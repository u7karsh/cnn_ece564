==> flow/design.v <==
module register_file_9x16( input clock, input wen, input [3:0] address, input [15:0] write_bus, output wire[15:0] read_bus );
reg  [15:0] reg0, reg1, reg2, reg3, reg4, reg5, reg6, reg7, reg8;
always@(posedge clock)
	if( wen )
		case( address )
			0:    reg0 <= write_bus;
			1:    reg1 <= write_bus;
			2:    reg2 <= write_bus;
			3:    reg3 <= write_bus;
			4:    reg4 <= write_bus;
			5:    reg5 <= write_bus;
			6:    reg6 <= write_bus;
			7:    reg7 <= write_bus;
			8:    reg8 <= write_bus;
		endcase
assign read_bus = address == 0 ? reg0 :
                  address == 1 ? reg1 :
                  address == 2 ? reg2 :
                  address == 3 ? reg3 :
                  address == 4 ? reg4 :
                  address == 5 ? reg5 :
                  address == 6 ? reg6 :
                  address == 7 ? reg7 :
                  address == 8 ? reg8 : 0;
endmodule
From RTL to reports: register_file_9x16
What the tools print for register_file_9x16, step after step.
Lines are those of the file above, counted from 1.
Library cell names are shortened.
{ "inputs": {"top": "register_file_9x16", "clk_port": "clock", "lib": "sky130hd", "lib_corner": "tt_025C_1v80"} }

Elaborated design
Yosys after proc, flatten, opt, wreduce and memory -nomap, before mapping. Enables and synchronous resets that opt folds into registers are not counted as muxes. Memory bits, and registers merged into a memory's read port (data or address), are not among the register bits. Print and check cells are not counted. Equal cells are merged and count once.
{ "bits": {"regBits": 144, "word_cells": 36, "output_inout_bits": 16, "input_bits": 22} }
{ "classes": {"n_reduce_logical": 10, "mux": 9, "equal": 8} }
{ "op_table": {"columns": ["cell", "n"], "rows": [
  ["two-way mux 16 bit", 9],
  ["AND reduction 2 bit", 9],
  ["== test 4 x 3 -> 1 bit with constant B", 4],
  ["== test 4 x 2 -> 1 bit with constant B", 2],
  ["== test 4 x 1 -> 1 bit with constant B", 1],
  ["== test 4 bit with constant B", 1],
  ["zero test 4 bit", 1]
]} }

Longest topological paths
Longest topological path by Yosys (ltp), each cell counted once; first at word level (registers and memories cut), then after technology mapping (sequential cells cut; the memories' decode and read muxes count).
{ "logic_depth": {"word_depth": 10, "ABC_AREA": 0, "mapped_depth": 7, "depth_no_buf": 4} }

Netlist
Yosys stat after the flow's synthesis: flattened, memories mapped to cells. It holds for the ABC_AREA given above (unset counts as 0); a run with the other value may have another netlist.
The area totals of this step are shown rounded.
{ "synth_totals": {"sequential_area_um2": 4320, "synth_area_um2": 5950, "stdcells": 397, "flip_flops": 144, "buffers": 24} }
{ "types": {"columns": ["type", "n", "type_area_um2"], "rows": [
  ["edfxtp_1", 144, 4.32E+03],
  ["mux2i_1", 25, 250.24],
  ["o21ai_0", 34, 170.163],
  ["a22oi_1", 15, 112.608],
  ["mux2_2", 10, 112.608],
  ["nor2_1", 28, 105.101],
  ["a2bb2oi_1", 10, 87.584],
  ["nor2b_1", 13, 81.328],
  ["nand2_1", 19, 71.318],
  ["a21oi_1", 14, 70.067],
  ["o2bb2ai_1", 8, 70.067],
  ["o22ai_1", 11, 68.816],
  ["buf_2", 13, 65.062],
  ["nand2b_1", 10, 62.56],
  ["a22o_1", 6, 52.55],
  ["nand3b_1", 4, 30.029],
  ["nor4b_4", 1, 23.773],
  ["buf_6", 2, 22.522]
]} }
Other cell types: 14; their cells: 30.

Worst setup path after synthesis
OpenSTA on the mapped netlist: ideal clock, no wires. The path of least setup slack (recovery checks aside). Input and output delay are each 20% of the period. Register names are those of the netlist, which keeps one name where synthesis merged equal registers.
{ "synth_path": {"kind": "input-to-reg", "start": "input port address[0]", "end": "register reg0[0]", "setup_slack_ps": 848, "launch_ps": 774, "required_ps": 3461, "setup_ps": 409, "period_ps": 3870, "n_path_buf": 4, "in_delay_ps": 774, "arrival_ps": 2613, "delay_ps": 2248, "path_stages": 5, "period_less_setup_slack_ps": 3022} }
"delay_ps" = arrival - input delay + setup time.
"path_stages": output pins that drive a net of the path, with the launching flip-flop's if there is one; two outputs of one cell count as two.
"period_less_setup_slack_ps" = period - worst setup slack (recovery checks aside). The figure is calculated, with input and output delays left at 20% of the set period.
The rows between start and end are the longest chain of elaborated cells between them; the timing report does not say that the signal goes this way. Where chains are equally long, one stands for them.
Each line given opens the expression or statement behind the cell; cells for indexed reads and writes are added by Yosys, which also makes memories of some case tables.
{ "synth_via": {"cell_sequence": "buf_6 -> buf_2 -> buf_2 -> buf_4 -> nor3_1", "elab_chain_len": 2, "cells_between": 2, "classes_between": "reduce/logical: 2"} }
{ "synth_rtl": {"columns": ["item", "line", "rtl"], "rows": [
  ["start, declared", 1, "module register_file_9x16( input clock, input wen, input [3:0] address, input [15:0] write_bus, output wire[15 ..."],
  ["zero test 4 bit", 5, "case( address )"],
  ["AND reduction 2 bit", null, null],
  ["end, assigned", 6, "0: reg0 <= write_bus;"],
  ["end, declared", 2, "reg  [15:0] reg0, reg1, reg2, reg3, reg4, reg5, reg6, reg7, reg8;"]
]} }

Timing after layout
From the final timing report of entry B: the path of least setup slack in the routed layout; clock arrival at registers is part of the times.
The report prints the path's times to 10 ps; the period is as set.
{ "layout_path": {"kind": "input-to-output", "start": "input port address[2]", "end": "output port read_bus[9]", "launch_ps": 720, "path_stages": 9, "arrival_ps": 2620, "period_ps": 3580, "n_path_buf": 5, "setup_slack_ps": 240, "output_delay_ps": 720, "in_delay_ps": 720, "required_ps": 2860} }
The rows between start and end are the longest chain of elaborated cells between them; the timing report does not say that the signal goes this way. Where chains are equally long, one stands for them.
{ "layout_via": {"cell_sequence": "clkdlybuf4s50_1 -> buf_4 -> nor4b_4 -> buf_4 -> buf_12 -> nand2_1 -> a22o_1 -> a22oi_1 -> clkdlybuf4s15_2", "elab_chain_len": 10, "cells_between": 18, "classes_between": "eq/ne: 8; mux: 9; reduce/logical: 1"} }
{ "layout_rtl": {"columns": ["item", "line", "rtl"], "rows": [
  ["start, declared", 1, "module register_file_9x16( input clock, input wen, input [3:0] address, input [15:0] write_bus, output wire[15 ..."],
  ["== test 4 bit", 24, "address == 8 ? reg8 : 0;"],
  ["two-way mux 16 bit", 24, null],
  ["two-way mux 16 bit", 23, "address == 7 ? reg7 :"],
  ["two-way mux 16 bit", 22, "address == 6 ? reg6 :"],
  ["two-way mux 16 bit", 21, "address == 5 ? reg5 :"],
  ["two-way mux 16 bit", 20, "address == 4 ? reg4 :"],
  ["two-way mux 16 bit", 19, "address == 3 ? reg3 :"],
  ["two-way mux 16 bit", 18, "address == 2 ? reg2 :"],
  ["two-way mux 16 bit", 17, "address == 1 ? reg1 :"],
  ["two-way mux 16 bit", 16, "assign read_bus = address == 0 ? reg0 :"],
  ["end, declared", 1, null]
]} }

Add stored flow runs of register_file_9x16

Settings and measured results of 2 stored flow runs for module register_file_9x16 (sky130hd), not sorted in any way. The constraints put input and output delay at 20% of the set period each and load the outputs with 0.01 pF.
By "power_uw" is meant OpenSTA's value without simulated activity: inputs other than the clock are taken to toggle once in ten clock periods, and the tool carries that through the logic.
The measured numbers are rounded.
[
  {
    "run": "entry A",
    "settings": { "period_ns": 2.25, "CORE_UTILIZATION": 55, "SETUP_SLACK_MARGIN": 0.67, "PLACE_DENSITY": 0.42, "HOLD_SLACK_MARGIN": 0.1, "CORE_ASPECT_RATIO": 0.51, "CORE_MARGIN": 4, "CELL_PAD_IN_SITES_DETAIL_PLACEMENT": 1, "TNS_END_PERCENT": 60, "ABC_AREA": 1, "CTS_CLUSTER_SIZE": 91, "CTS_CLUSTER_DIAMETER": 177, "MAX_ROUTING_LAYER": "met4", "CAP_MARGIN": 20, "SLEW_MARGIN": 20 },
    "outcome": "not finished: clock tree synthesis ended with error DPL-0033"
  },
  {
    "run": "entry B",
    "settings": { "period_ns": 3.58, "CORE_UTILIZATION": 23, "SETUP_SLACK_MARGIN": 0.23, "PLACE_DENSITY_LB_ADDON": 0.13, "CORE_ASPECT_RATIO": 1.56, "TNS_END_PERCENT": 25, "ABC_AREA": 0, "CAP_MARGIN": 5, "SLEW_MARGIN": 30, "MIN_ROUTING_LAYER": "met1", "CORE_MARGIN": 2 },
    "results": { "synth_area_um2": 5950, "design_die_area_um2": 27200, "final_stdcell_area_um2": 7760, "timing.setup.ws_ps": 243, "hold_worst_slack_ps": 1050, "power_uw": 4070 }
  }
]

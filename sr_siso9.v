==> flow/design.v <==
module sr_siso9( clock, wen, write_bus, read_bus );
parameter BUS_WIDTH = 16;
input  wire                    clock;
input  wire                    wen;
input  wire [BUS_WIDTH - 1: 0] write_bus;
output wire [BUS_WIDTH - 1: 0] read_bus;
reg  [BUS_WIDTH - 1 : 0] reg0, reg1, reg2, reg3, reg4, reg5, reg6, reg7, reg8;
always@(posedge clock) begin  
   reg0 <= wen ? write_bus : reg8;
   reg1 <= reg0;
   reg2 <= reg1;
   reg3 <= reg2;
   reg4 <= reg3;
   reg5 <= reg4;
   reg6 <= reg5;
   reg7 <= reg6;
   reg8 <= reg7;
end  
assign read_bus = reg8;
endmodule
---- From RTL to reports: sr_siso9 ----
What the tools print for sr_siso9, step after step.
Line numbers count from 1 in the design file above.
Operators carry their Yosys type and port widths (W data, S select, Z words).
Library cell names are shortened.
Not given: --
inputs
  top module .............................. sr_siso9
  clock ................................... clock
  cell library ............................ sky130hd
  corner .................................. tt_025C_1v80

---- Elaborated design ----
Yosys after proc, flatten, opt, wreduce and memory -nomap, before mapping. Enables and synchronous resets that opt folds into registers are not counted as muxes. Memory bits, and registers merged into a memory's read port (data or address), are not among the register bits. Print and check cells are not counted. Equal cells are merged and count once.
storage and ports
  cells after elaboration ................. 10
  input bits .............................. 18
  flip-flop bits (word level) ............. 144
  output and inout bits ................... 16
operators by class
  multiplexer cells ....................... 1
operator list
  operator  number
  $mux W16  1

---- Longest topological paths ----
Yosys ltp: most cells in a row. Word level: on the elaborated netlist, between registers, memories and ports. Mapped: between sequential cells and ports; inverters and the memories' decode and read muxes count.
depth
  word-level depth ........................ 1
  ABC_AREA ................................ 0
  gate-level depth with buffers ........... 3
  gate-level depth less buffers ........... 1

---- After synthesis ----
Source: synth_stat.txt of the flow (Yosys; design flattened, memories mapped). It holds for the ABC_AREA given above (unset counts as 0); a run with the other value may have another netlist.
The area totals of this step are shown rounded.
cell types
  cell     number  area in all (sq um)
  dfxtp_1  144     2.88E+03
  mux2_4   10      150.144
  mux2_2   6       67.565
  buf_12   1       20.019
  buf_6    1       11.261
synthesis totals
  cells in the netlist .................... 162
  synthesis area .......................... 3,100 sq um
  mapped flip-flops ....................... 144
  buffer cells ............................ 2
  sequential area ......................... 2,900 sq um

---- Path before layout ----
Path of least setup slack by OpenSTA after synthesis, without wires, with an ideal clock, recovery checks aside; 20% of the period is set as input and as output delay. Where synthesis merged equal registers, the netlist keeps one of their names.
path post-synthesis
  path kind ............................... input-to-reg
  start point ............................. input port wen
  end point ............................... register reg0[10]
  external input delay .................... 0.232 ns
  period .................................. 1.16 ns
  setup time .............................. 0.121 ns
  arrival ................................. 0.767 ns
  path delay .............................. 0.656 ns
  stages on the path ...................... 3
  time at the first pin ................... 0.232 ns
  required time ........................... 1.039 ns
  path buffers ............................ 2
  slack ................................... 0.271 ns
  synthesis period reached ................ 0.889 ns
"path delay" = arrival - input delay + setup time.
"stages on the path": output pins that drive a net of the path, with the launching flip-flop's if there is one; two outputs of one cell count as two.
"synthesis period reached" is the clock period less the worst setup slack; recovery checks do not enter. This is arithmetic on one report: input and output delays are still those of the set period (20% each).
The rows between start and end are the longest chain of elaborated cells between them; the timing report does not say that the signal goes this way. Where chains are equally long, one stands for them.
Each line given opens the expression or statement behind the cell; cells for indexed reads and writes are added by Yosys, which also makes memories of some case tables.
on the way, post-synthesis
  cells stage by stage .................... buf_6 -> buf_12 -> mux2_4
  cells in the longest elaborated chain ... 1
  elaborated cells between the ends (all ways) .. 1
  source lines of those cells ............. 1
  classes of those cells .................. mux (1)
RTL lines, path post-synthesis
  element      RTL line  source
  from (decl)  4         input  wire                    wen;
  $mux W16     9         reg0 <= wen ? write_bus : reg8;
  to (assign)  9
  to (decl)    7         reg  [BUS_WIDTH - 1 : 0] reg0, reg1, reg2, reg3, reg4, reg5, reg6, reg7, reg8;

---- Worst path after layout ----
Path of least setup slack in the final report of flow run A (OpenROAD, finished layout, wires in). Where an end is a register, its clock arrival counts in the times.
path after layout
  path kind ............................... reg-to-output
  start point ............................. register reg8[13]
  end point ............................... output port read_bus[13]
  period .................................. 1.01 ns
  arrival ................................. 0.96 ns
  slack ................................... -0.15 ns
  stages on the path ...................... 2
  path buffers ............................ 1
  required time ........................... 0.81 ns
  external output delay ................... 0.20 ns
  time at the first pin ................... 0.50 ns
on the way, after layout
  cells stage by stage .................... dfxtp_2 -> buf_6
  cells in the longest elaborated chain ... 0
  elaborated cells between the ends (all ways) .. 0
  source lines of those cells ............. 0
RTL lines, path after layout
  element        RTL line  source
  from (decl)    7         reg  [BUS_WIDTH - 1 : 0] reg0, reg1, reg2, reg3, reg4, reg5, reg6, reg7, reg8;
  from (assign)  17        reg8 <= reg7;
  to (decl)      6         output wire [BUS_WIDTH - 1: 0] read_bus;

Design sr_siso9 on sky130hd. What follows are 2 stored runs of the flow, each under its own settings; their order means nothing. The constraints put input and output delay at 20% of the set period each and load the outputs with 0.01 pF.
"clock period achieved" means the clock period less the worst setup slack. The figure is calculated, with input and output delays left at 20% of the set period.
"worst setup path time" is the time allowed to the run's worst setup path (the clock period less input and output delay, where it has them) less its slack. Clock arrival times count: a late capture clock shortens it, a late launch clock lengthens it.
"power consumption" rests on the timing tool's default activity at the inputs, not on a simulated workload.
The results are shown rounded.

======== flow run A ========
==> flow/run.sh <==
#!/bin/bash
# the make line also repeats the synthesis and layout settings of config.mk as NAME=value (left out here)
make -C /OpenROAD-flow-scripts/flow DESIGN_CONFIG=/design/flow/config.mk WORK_HOME=/design/flow/orfs CLKGATE_MAP_FILE= finish
==> flow/config.mk <==
export PLATFORM = sky130hd
export DESIGN_NAME = sr_siso9
export DESIGN_NICKNAME = sr_siso9
export VERILOG_FILES = /design/flow/design.v
export SDC_FILE = /design/flow/constraint.sdc
export NUM_CORES = 4
export LEC_CHECK = 0
export CAP_MARGIN = 20
export CORE_MARGIN = 2
export CORE_UTILIZATION = 40
export SETUP_SLACK_MARGIN = -0.08
export SLEW_MARGIN = 20
==> flow/constraint.sdc <==
create_clock -name core_clock -period 1.01 [get_ports {clock}]
set_input_delay 0.2020 -clock core_clock [delete_from_list [all_inputs] [get_ports {clock}]]
set_output_delay 0.2020 -clock core_clock [all_outputs]
set_load 0.01 [all_outputs]

-------- measured, flow run A --------
  worst setup path time ................... 0.96 ns
  type of the worst setup path ............ reg-to-output
  area of the die ......................... 8,600 sq um
  clock period achieved ................... 1.159 ns
  cell area after synthesis ............... 3,100 sq um
  post-route worst hold slack ............. 0.30 ns
  power consumption ....................... 13,000 µW
  standard-cell area of the final layout .. 4,200 sq um
  utilization after layout ................ 55%
  final setup TNS ......................... -2.2 ns
  smallest setup slack .................... -0.15 ns

======== flow run B ========
==> flow/run.sh <==
#!/bin/bash
# the make line also repeats the synthesis and layout settings of config.mk as NAME=value (left out here)
make -C /OpenROAD-flow-scripts/flow DESIGN_CONFIG=/design/flow/config.mk WORK_HOME=/design/flow/orfs CLKGATE_MAP_FILE= finish
==> flow/config.mk <==
export PLATFORM = sky130hd
export DESIGN_NAME = sr_siso9
export DESIGN_NICKNAME = sr_siso9
export VERILOG_FILES = /design/flow/design.v
export SDC_FILE = /design/flow/constraint.sdc
export NUM_CORES = 4
export LEC_CHECK = 0
export ABC_AREA = 1
export CAP_MARGIN = 20
export CELL_PAD_IN_SITES_DETAIL_PLACEMENT = 1
export CORE_ASPECT_RATIO = 1.26
export CORE_MARGIN = 2
export CORE_UTILIZATION = 20
export CTS_CLUSTER_DIAMETER = 87
export CTS_CLUSTER_SIZE = 54
export GPL_TIMING_DRIVEN = 0
export PLACE_DENSITY_LB_ADDON = 0.01
export SLEW_MARGIN = 20
==> flow/constraint.sdc <==
create_clock -name core_clock -period 1.23 [get_ports {clock}]
set_input_delay 0.2460 -clock core_clock [delete_from_list [all_inputs] [get_ports {clock}]]
set_output_delay 0.2460 -clock core_clock [all_outputs]
set_load 0.01 [all_outputs]

-------- measured, flow run B --------
  worst setup path time ................... 0.93 ns
  type of the worst setup path ............ reg-to-output
  area of the die ......................... 17,000 sq um
  clock period achieved ................... 1.175 ns
  cell area after synthesis ............... 3,100 sq um
  post-route worst hold slack ............. 0.094 ns
  power consumption ....................... 11,000 µW
  standard-cell area of the final layout .. 4,300 sq um
  utilization after layout ................ 28%
  final setup TNS ......................... 0.000 ns
  smallest setup slack .................... 0.055 ns

==> flow/design.v <==
module controller( 
   input  wire       clock,          
   input  wire       reset,          
   input  wire       go,
   output reg        finish,
   output wire [3:0] i,              
   output wire [3:0] j,              
   output reg  [1:0] layer,          
   output reg  [2:0] dom_address,    
   output reg        dom_ready,
   output reg        wen,            
   output reg  [1:0] quad_select,    
   output reg  [9:0] bvm_address,
   output reg        ready_3_3,      
   output reg        store_la_filter,
   output reg  [2:0] la_filter_addr,
   output reg  [1:0] subblock  
);  
parameter ARCH_SELECTOR = 0;
reg        inc_sub_quad_row;
reg  [1:0] sub_quad_select;
reg  [1:0] sub_quad_col, next_quad_col;
reg  [1:0] sub_quad_row;
reg  [1:0] quad_select_int;
reg        new_3b;
reg  [5:0] step2_idx;
reg  [3:0] next_step2_idx_lower_nibble;
reg  [2:0] next_quad_row;
reg  [2:0] next_sub_quad_select;
reg  [2:0] next_quad_select;
reg  [2:0] next_layer;
reg  [3:0] partial_i, partial_j;
wire       wen_next;
wire       store_look_ahead_filter;
wire [2:0] look_ahead_filter_addr;
reg  [2:0] look_ahead_filter_addr_plus_one;
reg  [3:0] step;
reg  [3:0] step_reg;
reg  [5:0] look_ahead_lower_addr;
reg        next_process_started, process_started;
wire       arch0_add_skip_next;
reg        arch0_add_skip;
reg        next_sub_quad_overflow;
assign i                       = partial_i + {2'b00, sub_quad_row};
assign j                       = partial_j + {2'b00, sub_quad_col};
assign wen_next                = &(~{quad_select_int, sub_quad_select});
generate
   if     ( ARCH_SELECTOR == 0 ) begin : gen_look_ahead_add_skip_1  
      assign store_look_ahead_filter = 1'b0;
      assign arch0_add_skip_next     = ( &{new_3b, sub_quad_select[1:0], quad_select_int[1:0]} ) ? ~arch0_add_skip : arch0_add_skip;
   end  
   else if( ARCH_SELECTOR == 1 ) begin : gen_look_ahead_add_skip_2  
      assign store_look_ahead_filter = quad_select_int[1] & next_quad_row[2];
      assign arch0_add_skip_next     = 1'b0;
   end  
endgenerate
assign look_ahead_filter_addr  = {quad_select_int[0], sub_quad_select};
always@( posedge clock ) begin  
   if( reset | ~process_started ) begin  
      quad_select_int         <= 0;
      sub_quad_select         <= 0;
      sub_quad_col            <= 0;
      {new_3b, sub_quad_row}  <= 3'b100;
      layer                   <= 0;
      finish                  <= 1;
      arch0_add_skip          <= 0;
   end  
   else begin  
      sub_quad_col            <= next_quad_col;
      {new_3b, sub_quad_row}  <= next_quad_row;
      sub_quad_select         <= next_sub_quad_select[1:0];
      next_sub_quad_overflow  <= next_sub_quad_select[2];
      layer                   <= next_layer[1:0];
      quad_select_int         <= next_quad_select[1:0];
      finish                  <= next_layer[2];
      arch0_add_skip          <= arch0_add_skip_next;
   end  
end  
always@(posedge clock) begin  
   quad_select         <= quad_select_int;
   wen                 <= wen_next;
   ready_3_3           <= new_3b;
   la_filter_addr      <= store_look_ahead_filter ? look_ahead_filter_addr : step;
   store_la_filter     <= store_look_ahead_filter;
   subblock            <= sub_quad_select;
   step2_idx           <= {layer, next_step2_idx_lower_nibble};
   process_started     <= next_process_started;
   step_reg            <= step;
   dom_address         <= step_reg[2:0];
   dom_ready           <= ~|{step_reg[3], arch0_add_skip} & (&{step2_idx[5:4], quad_select, subblock});
end  
task add_one_2bit;
   input  [2:0] in_data;
   output [2:0] out_data;
   case( in_data )
      3'b000: out_data = 3'b000;
      3'b001: out_data = 3'b001;
      3'b010: out_data = 3'b010;
      3'b011: out_data = 3'b011;
      3'b100: out_data = 3'b001;
      3'b101: out_data = 3'b010;
      3'b110: out_data = 3'b011;
      3'b111: out_data = 3'b100;  
   endcase
endtask	
always@(*) begin  
   case( sub_quad_col )  
      2'b00  : begin  
         next_quad_col    = 1;
         inc_sub_quad_row = 0;
      end  
      2'b01  : begin  
         next_quad_col    = 2;
         inc_sub_quad_row = 0;
      end  
      2'b10  : begin  
         next_quad_col    = 0;
         inc_sub_quad_row = 1;
      end  
      default: begin  
         next_quad_col    = 0;
         inc_sub_quad_row = 0;
      end  
   endcase  
end  
task compute_partial_ij;
   input  [1:0] ij_multipliers;
   output [3:0] partial_ij;
   case( ij_multipliers )
      2'b00: partial_ij = 4'd0;
      2'b01: partial_ij = 4'd3;
      2'b10: partial_ij = 4'd6;
      2'b11: partial_ij = 4'd9;
   endcase
endtask
always@(*) begin  
   case( {inc_sub_quad_row, sub_quad_row} )
      3'b000 : next_quad_row = 3'b000;
      3'b001 : next_quad_row = 3'b001;
      3'b010 : next_quad_row = 3'b010;
      3'b100 : next_quad_row = 3'b001;
      3'b101 : next_quad_row = 3'b010;
      3'b110 : next_quad_row = 3'b100;
      default: next_quad_row = 3'b000;
   endcase
end  
generate
   if     ( ARCH_SELECTOR == 0 ) begin : gen_b_address_1  
      always@(*) begin  
         casex( {wen_next} )
            1'b1: bvm_address = {4'b0000, layer, step};
            1'b0: bvm_address = ( &{sub_quad_select[1:0], quad_select_int[1:0], ~arch0_add_skip_next} ? 10'h41 : 10'h40) + 
                                 {step, step2_idx};
         endcase
      end  
   end  
   else if( ARCH_SELECTOR == 1 ) begin : gen_b_address_2  
      always@(*) begin  
         casex( {wen_next, store_look_ahead_filter} )
            2'b10: bvm_address = {4'b0000, layer, step};
            2'b00: bvm_address = 10'h40 + {step, step2_idx};
            2'bx1: bvm_address = 10'h40 + {1'b0, look_ahead_filter_addr, look_ahead_lower_addr};
         endcase
      end  
   end  
endgenerate
always@(*) begin  
   case( layer )
      2'd0 : look_ahead_lower_addr = 6'h0F;
      2'd1 : look_ahead_lower_addr = 6'h1F;
      2'd2 : look_ahead_lower_addr = 6'h2F;
      2'd3 : look_ahead_lower_addr = 6'h3F;
   endcase
end  
always@(*) begin  
   case( {next_quad_select[1:0], next_sub_quad_select[1:0]} )
      4'b00_00: next_step2_idx_lower_nibble = 4'hF;
      4'b00_01: next_step2_idx_lower_nibble = 4'h0;
      4'b00_10: next_step2_idx_lower_nibble = 4'h1;
      4'b00_11: next_step2_idx_lower_nibble = 4'h4;
      4'b01_00: next_step2_idx_lower_nibble = 4'h5;
      4'b01_01: next_step2_idx_lower_nibble = 4'h2;
      4'b01_10: next_step2_idx_lower_nibble = 4'h3;
      4'b01_11: next_step2_idx_lower_nibble = 4'h6;
      4'b10_00: next_step2_idx_lower_nibble = 4'h7;
      4'b10_01: next_step2_idx_lower_nibble = 4'h8;
      4'b10_10: next_step2_idx_lower_nibble = 4'h9;
      4'b10_11: next_step2_idx_lower_nibble = 4'hC;
      4'b11_00: next_step2_idx_lower_nibble = 4'hD;
      4'b11_01: next_step2_idx_lower_nibble = 4'hA;
      4'b11_10: next_step2_idx_lower_nibble = 4'hB;
      4'b11_11: next_step2_idx_lower_nibble = 4'hE;
   endcase
end  
always@(*) begin  
   case( look_ahead_filter_addr )
      3'b000: look_ahead_filter_addr_plus_one = 3'b001;
      3'b001: look_ahead_filter_addr_plus_one = 3'b010;
      3'b010: look_ahead_filter_addr_plus_one = 3'b011;
      3'b011: look_ahead_filter_addr_plus_one = 3'b100;
      3'b100: look_ahead_filter_addr_plus_one = 3'b101;
      3'b101: look_ahead_filter_addr_plus_one = 3'b110;
      3'b110: look_ahead_filter_addr_plus_one = 3'b111;
      3'b111: look_ahead_filter_addr_plus_one = 3'b000;
   endcase
end  
always@(*) begin  
   casex( {reset, process_started, go, next_layer[2]} )
      4'b0000: next_process_started = 1'b0;
      4'b0xx1: next_process_started = 1'b0;
      4'b1xxx: next_process_started = 1'b0;
      4'b0x10: next_process_started = 1'b1;
      4'b0100: next_process_started = 1'b1;
   endcase
end  
always@(*)
   add_one_2bit( { ~arch0_add_skip_next & next_quad_row[2], sub_quad_select}, next_sub_quad_select );
always@(*)
   add_one_2bit( { next_sub_quad_select[2], quad_select_int}, next_quad_select );
always@(*)
   add_one_2bit( {next_quad_select[2], layer}, next_layer );
always@(*) begin  
   compute_partial_ij( {quad_select_int[1], sub_quad_select[1]}, partial_i );
   compute_partial_ij( {quad_select_int[0], sub_quad_select[0]}, partial_j );
end  
always@(*) begin  
   case( {sub_quad_row, sub_quad_col} )
      {2'd0, 2'd0} : step = 4'd0; 
      {2'd0, 2'd1} : step = 4'd1; 
      {2'd0, 2'd2} : step = 4'd2; 
      {2'd1, 2'd0} : step = 4'd3; 
      {2'd1, 2'd1} : step = 4'd4; 
      {2'd1, 2'd2} : step = 4'd5; 
      {2'd2, 2'd0} : step = 4'd6; 
      {2'd2, 2'd1} : step = 4'd7; 
      {2'd2, 2'd2} : step = 4'd8; 
      default      : step = 4'd0; 
   endcase
end  
endmodule  
==> Step by step through the tools: controller <==
What the tools print for controller, step after step.
Line numbers count from 1 in the design file above.
Library cell names are shortened.
{ "design": {"design": "controller", "clock": "clock", "lib": "sky130hd", "lib_corner": "tt_025C_1v80"} }

==> After elaboration <==
Counts by Yosys on the flattened word-level netlist (proc, flatten, opt, wreduce; memories kept). Print and check cells are left out. Cells with the same type and inputs are merged into one.
Memory sizes are those after Yosys's memory passes, which may raise the word count (mostly to a power of two), join words into wider ones and drop unused or constant bits.
{ "word_totals": {"elab_cells": 74, "register_bits": 37, "romBits": 200, "n_memories": 5, "in_bits": 3, "clocked_rd_ports_x_width": 8} }
{ "op_classes": {"eq_ne": 16, "n_mux": 10, "bitwise": 8, "addsub": 3, "reduce_logical": 14} }
{ "memory_table": {"columns": ["name", "size", "word_bits", "read_ports", "write_ports", "line_no", "text"], "rows": [
  ["(no name shown)", 16, 4, 1, 0, 227, "case( {sub_quad_row, sub_quad_col} )"],
  ["(no name shown)", 16, 4, 1, 0, 176, "case( {next_quad_select[1:0], next_sub_quad_select[1:0]} )"],
  ["(no name shown)", 8, 3, 1, 0, 95, "case( in_data )"],
  ["(no name shown)", 8, 3, 1, 0, 95, null],
  ["(no name shown)", 8, 3, 1, 0, 95, null]
]} }
{ "ops": {"columns": ["cell", "count"], "rows": [
  ["4-bit case mux with 4-bit select", 2],
  ["10-bit case mux with 2-bit select", 1],
  ["2-bit == test with constant B", 5],
  ["5-bit AND reduction", 2],
  ["7-bit by 10-bit adder with 10-bit output", 1],
  ["3-bit == test with constant B", 3],
  ["3-bit case mux with 3-bit select", 1],
  ["2-bit by 1-bit == test with 1-bit output with constant B", 4],
  ["2-bit OR reduction", 4],
  ["4-bit by 2-bit adder with 4-bit output", 2],
  ["2-bit zero test", 3],
  ["3-bit by 2-bit == test with 1-bit output with constant B", 2],
  ["6-bit AND reduction", 1],
  ["1-bit NOT", 4],
  ["4-bit by 3-bit == test with 1-bit output with constant B", 1],
  ["4-bit NOT", 1],
  ["4-bit zero test", 1],
  ["4-bit AND reduction", 1],
  ["2-bit case mux with 2-bit select", 1],
  ["4-bit 2-to-1 mux", 1],
  ["3-bit by 1-bit == test with 1-bit output with constant B", 1],
  ["3-bit OR reduction", 1],
  ["1-bit 2-to-1 mux", 3],
  ["1-bit bitwise AND", 2],
  ["1-bit case mux with 2-bit select", 1],
  ["1-bit OR", 1],
  ["1-bit zero test", 1]
]} }

==> Depth <==
Yosys ltp: most cells in a row. Word level: on the elaborated netlist, between registers, memories and ports. Mapped: between sequential cells and ports; inverters and the memories' decode and read muxes count.
{ "depth": {"ltp_word": 7, "abc_area": 1, "depth_mapped": 13, "mapped_depth_nobuf": 13} }

==> Synthesis result <==
Yosys stat after the flow's synthesis: flattened, memories mapped to cells. It holds for the ABC_AREA given above (unset counts as 0); a run with the other value may have another netlist.
Totals and module areas in this step are rounded.
{ "mapped": {"seqArea_um2": 761, "ffs": 38, "stdcells": 229, "mapped_area_um2": 1900, "buffers": 5} }
{ "types": {"columns": ["cell", "count", "type_area_um2"], "rows": [
  ["dfxtp_1", 38, 760.73],
  ["ha_1", 24, 300.288],
  ["nand2_1", 39, 146.39],
  ["inv_1", 33, 123.869],
  ["nor2_1", 23, 86.333],
  ["o21ai_0", 13, 65.062],
  ["nand3_1", 10, 50.048],
  ["xor2_1", 5, 43.792],
  ["fa_1", 2, 40.038],
  ["nor3_1", 8, 40.038],
  ["xnor2_1", 4, 35.034],
  ["buf_4", 4, 30.029],
  ["nand2_2", 4, 25.024],
  ["nand4_1", 4, 25.024],
  ["nor2_4", 2, 22.522],
  ["nor2_8", 1, 20.019],
  ["a21oi_1", 2, 10.01],
  ["nand3_2", 1, 10.01]
]} }
Other cell types: 11; their cells: 12.

==> Timing after synthesis <==
Path of least setup slack by OpenSTA after synthesis, without wires, with an ideal clock, recovery checks aside; 20% of the period is set as input and as output delay. Where synthesis merged equal registers, the netlist keeps one of their names.
{ "synth_path": {"kind": "register to output", "from": "reg sub_quad_select[0]", "to": "out bvm_address[8]", "period_ns": 2.43, "path_buffers": 0, "slack_ns": -0.145, "delay_ns": 2.089, "stages": 14, "t_required_ns": 1.944, "arrival_time_ns": 2.089, "launch_ns": 0.000, "output_delay_ns": 0.486, "period_less_setup_slack_ns": 2.575} }
"delay_ns" = arrival - input delay + setup time.
At an output port there is no setup time.
"stages": output pins that drive a net of the path, with the launching flip-flop's if there is one; two outputs of one cell count as two.
"period_less_setup_slack_ns" = period - worst setup slack (recovery checks aside). The figure is calculated, with input and output delays left at 20% of the set period.
The rows between start and end are the longest chain of elaborated cells between them; the timing report does not say that the signal goes this way. Where chains are equally long, one stands for them.
Each line given opens the expression or statement behind the cell; cells for indexed reads and writes are added by Yosys, which also makes memories of some case tables.
{ "synth_between": {"path_cell_list": "dfxtp_1 ha_1 nand3_1 nand2_1 nand2_2 nor2_1 ha_1 ha_1 nand3_1 nor2_1 nor2_1 nor2_1 o21ai_0 a21oi_1", "elab_chain_cells": 7, "cone_cells": 10, "classes_between": "add/sub: 1; mux: 3; logic: 3; reduce/logical: 3"} }
{ "synth_rtl": {"columns": ["element", "line_no", "text"], "rows": [
  ["from (decl)", 21, "reg  [1:0] sub_quad_select;"],
  ["from (assign)", 61, "sub_quad_select         <= 0;"],
  ["from (assign)", 71, "sub_quad_select         <= next_sub_quad_select[1:0];"],
  ["5-bit AND reduction", 50, "assign arch0_add_skip_next     = ( &{new_3b, sub_quad_select[1:0], quad_select_int[1:0]} ) ? ~arch0_add_skip : ..."],
  ["1-bit 2-to-1 mux", 50, null],
  ["1-bit NOT", 152, "1'b0: bvm_address = ( &{sub_quad_select[1:0], quad_select_int[1:0], ~arch0_add_skip_next} ? 10'h41 : 10'h40) +"],
  ["5-bit AND reduction", 152, null],
  ["1-bit 2-to-1 mux", 152, null],
  ["7-bit by 10-bit adder with 10-bit output", 152, null],
  ["10-bit case mux with 2-bit select", 150, "casex( {wen_next} )"],
  ["to (decl)", 13, "output reg  [9:0] bvm_address,"]
]} }

Wiki page: controller / flow data

Stored flow runs of controller (2 of them; Yosys, OpenROAD, sky130hd). They differ in their settings and are not a sequence. Constraints: input delay and output delay 20% of the set period each, output load 0.01 pF.
[
  {
    "run": "run 1",
    "settings": { "period_ns": 3.35, "CORE_UTILIZATION": 64, "PLACE_DENSITY": 0.51, "CELL_PAD_IN_SITES_GLOBAL_PLACEMENT": 2, "ABC_AREA": 1, "GPL_ROUTABILITY_DRIVEN": 0, "CAP_MARGIN": 35, "MAX_ROUTING_LAYER": "met4", "CORE_MARGIN": 2, "SLEW_MARGIN": 20 },
    "outcome": "incomplete, placement halted on GPL-0301"
  },
  {
    "run": "run 2",
    "settings": { "period_ns": 2.94, "CORE_UTILIZATION": 63, "SETUP_SLACK_MARGIN": 0.64, "PLACE_DENSITY_LB_ADDON": 0.17, "CORE_ASPECT_RATIO": 1.27, "CORE_MARGIN": 10, "CELL_PAD_IN_SITES_GLOBAL_PLACEMENT": 2, "TNS_END_PERCENT": 25, "ABC_AREA": 1, "GPL_TIMING_DRIVEN": 0, "CTS_CLUSTER_SIZE": 58, "CAP_MARGIN": 35, "SLEW_MARGIN": 20 },
    "outcome": "incomplete, placement halted on FLW-0024"
  }
]
